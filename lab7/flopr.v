==> flow/design.v <==
`timescale 1ns / 1ps
module flopr #( parameter NBITS = 16 ) (
	input clk,
	input reset,
	input [NBITS-1:0] cnt_ini,
	input [NBITS-1:0] nextq,
	output[NBITS-1:0] q
);
reg [NBITS-1:0] iq ;
always @(posedge clk) begin
	if (reset) begin
		iq <= cnt_ini ;
	end
	else begin
		iq <= nextq;
	end
end
assign q = iq ; 
endmodule
# Step by step through the tools: flopr

The steps from the RTL of flopr to its reports follow in flow order.
Line numbers count from 1 in the design file above.
Operators: Yosys type, input widths -> output width; for muxes data width and select width s.
Cell names lack the library's common part.
Not given: --

Design top: flopr
Clock input: clk
Standard-cell library: sky130hd
Timing corner: tt_025C_1v80

# Word level

Counts by Yosys on the flattened word-level netlist (proc, flatten, opt, wreduce; memories kept). Register bits leave out memories and registers merged into their read ports (data or address); mux counts leave out enables and synchronous resets folded into registers. Print and check cells are left out. Cells with the same type and inputs are merged into one.

Elaborated cells: 2
Output and inout port bits: 16
Input bits: 34
Bits in registers: 16

Muxes and demuxes: 1

Operators by type and width:

| operator | count |
| $mux 16  | 1 |

# Depth

Yosys ltp: most cells in a row. Word level: on the elaborated netlist, between registers, memories and ports. Mapped: between sequential cells and ports; inverters and the memories' decode and read muxes count.

Word-level depth: 1
ABC_AREA: 0
Depth in mapped cells: 3
Mapped depth without buffers: 1

# Synthesis result

Yosys stat after the flow's synthesis: flattened, memories mapped to cells. It holds for the ABC_AREA given above (unset counts as 0); a run with the other value may have another netlist.

Flip-flop cells: 16
Buffer cells: 2
Standard cells after synthesis: 34
Sequential area: 320.3 µm²
Cell area after synthesis: 569.3 µm²

Cell types:

| type    | count | total area (µm²) |
| dfxtp_1 | 16    | 320.307 |
| mux2_4  | 10    | 150.144 |
| mux2_2  | 6     | 67.565 |
| buf_12  | 1     | 20.019 |
| buf_6   | 1     | 11.261 |

# Timing after synthesis

Source: OpenSTA report_checks on the synthesized netlist (no wires, ideal clock, input and output delay 20% of the period each), path of least setup slack; recovery checks are left aside. Register names are those of the netlist, which keeps one name where synthesis merged equal registers.

Path type: input to register
From: input reset
To: register iq[10]
Data required time: 1.089 ns
Data arrival time: 0.777 ns
Path delay: 0.656 ns
Path buffers: 2
Stages on the path: 3
Setup time: 0.121 ns
Clock period: 1.21 ns
Path slack: 0.311 ns
Launch time at the first pin: 0.242 ns
External input delay: 0.242 ns
Period reached after synthesis: 0.899 ns

"path delay" is the arrival time less input delay plus setup time.
"stages on the path" counts driving pins, that of a launching flip-flop among them; a cell with two outputs on the path counts twice.
"period reached after synthesis" = period - worst setup slack (recovery checks aside). The figure is calculated, with input and output delays left at 20% of the set period.
The rows between start and end are the longest chain of elaborated cells between them; the timing report does not say that the signal goes this way. Where chains are equally long, one stands for them.
Each line given opens the expression or statement behind the cell; cells for indexed reads and writes are added by Yosys, which also makes memories of some case tables.

Cells stage by stage: buf_6 > buf_12 > mux2_4
Length of the longest elaborated chain: 1
Elaborated cells between the ends (all ways): 1
RTL lines with such cells: 1
Classes of those cells: mux: 1

Ends and longest elaborated chain, post-synthesis:

| element            | line | source |
| start: declaration | 4    | `input reset,` |
| $mux 16            | 11   | `if (reset) begin` |
| end: assignment    | 12   | `iq <= cnt_ini ;` |
| end: assignment    | 15   | `iq <= nextq;` |
| end: declaration   | 9    | `reg [NBITS-1:0] iq ;` |

# Worst path after layout

Path of least setup slack in the final report of stored run 1 (OpenROAD, finished layout, wires in). Where an end is a register, its clock arrival counts in the times.

Path type: register to output
From: register iq[14]
To: output q[14]
Data required time: 0.55 ns
Stages on the path: 2
Path slack: -0.12 ns
Output delay: 0.14 ns
Clock period: 0.688 ns
Launch time at the first pin: 0.24 ns
Path buffers: 1
Data arrival time: 0.67 ns

Cells stage by stage: dfxtp_2 > buf_6
Length of the longest elaborated chain: 0
Elaborated cells between the ends (all ways): 0
RTL lines with such cells: 0

Ends and longest elaborated chain, after layout:

| element            | line | source |
| start: declaration | 9    | `reg [NBITS-1:0] iq ;` |
| start: assignment  | 12   | `iq <= cnt_ini ;` |
| start: assignment  | 15   | `iq <= nextq;` |
| end: declaration   | 7    | `output[NBITS-1:0] q` |

# Flow runs of flopr

Record of 2 stored runs of the RTL-to-layout flow on flopr, platform sky130hd. The runs are unordered. Constraints: input delay and output delay 20% of the set period each, output load 0.01 pF.
"achieved clock period" is the run's clock period less its worst setup slack. It is reckoned from that one timing run; input and output delays stay at 20% of the period that was set.
By "worst path time" is meant the share of the clock period that the worst setup path is allowed (20% is reserved at inputs, 20% at outputs), minus its slack. Clock arrival times at its registers enter into it.
"power consumption" rests on the timing tool's default activity at the inputs, not on a simulated workload.
Among the settings, -- means not set for that run.
Among the results, -- means that no value is shown for the run.

| name                                         | stored run 1       | stored run 2 |
| period_ns                                    | 0.688              | 0.91         |
| CORE_UTILIZATION                             | 17                 | 62           |
| SETUP_SLACK_MARGIN                           | -0.03              | --           |
| CORE_ASPECT_RATIO                            | 1.85               | 0.62         |
| CORE_MARGIN                                  | 3                  | 2            |
| CELL_PAD_IN_SITES_GLOBAL_PLACEMENT           | 2                  | 3            |
| CELL_PAD_IN_SITES_DETAIL_PLACEMENT           | 2                  | 0            |
| ABC_AREA                                     | 0                  | --           |
| MIN_ROUTING_LAYER                            | met2               | met2         |
| CAP_MARGIN                                   | 20                 | 20           |
| SLEW_MARGIN                                  | 20                 | 20           |
| PLACE_DENSITY_LB_ADDON                       | --                 | 0.22         |
| GPL_TIMING_DRIVEN                            | --                 | 1            |
| GPL_ROUTABILITY_DRIVEN                       | --                 | 0            |
| CTS_CLUSTER_SIZE                             | --                 | 26           |
| CTS_CLUSTER_DIAMETER                         | --                 | 103          |
| MAX_ROUTING_LAYER                            | --                 | met4         |
| synthesis area (µm²)                         | 569.3              | --           |
| overall die area (µm²)                       | 4112.2             | --           |
| standard-cell area of the final layout (µm²) | 1178.6             | --           |
| utilization of the finished layout (%)       | 36.6               | --           |
| setup slack of the worst path (ns)           | -0.123             | --           |
| total negative slack on setup checks (ns)    | -1.889             | --           |
| lowest hold slack (ns)                       | 0.373              | --           |
| power consumption (W)                        | 0.002259           | --           |
| achieved clock period (ns)                   | 0.811              | --           |
| worst path time (ns)                         | 0.67               | --           |
| worst setup path type                        | register to output | --           |

Stored run 2: no results, floorplanning failed with PDN-0185
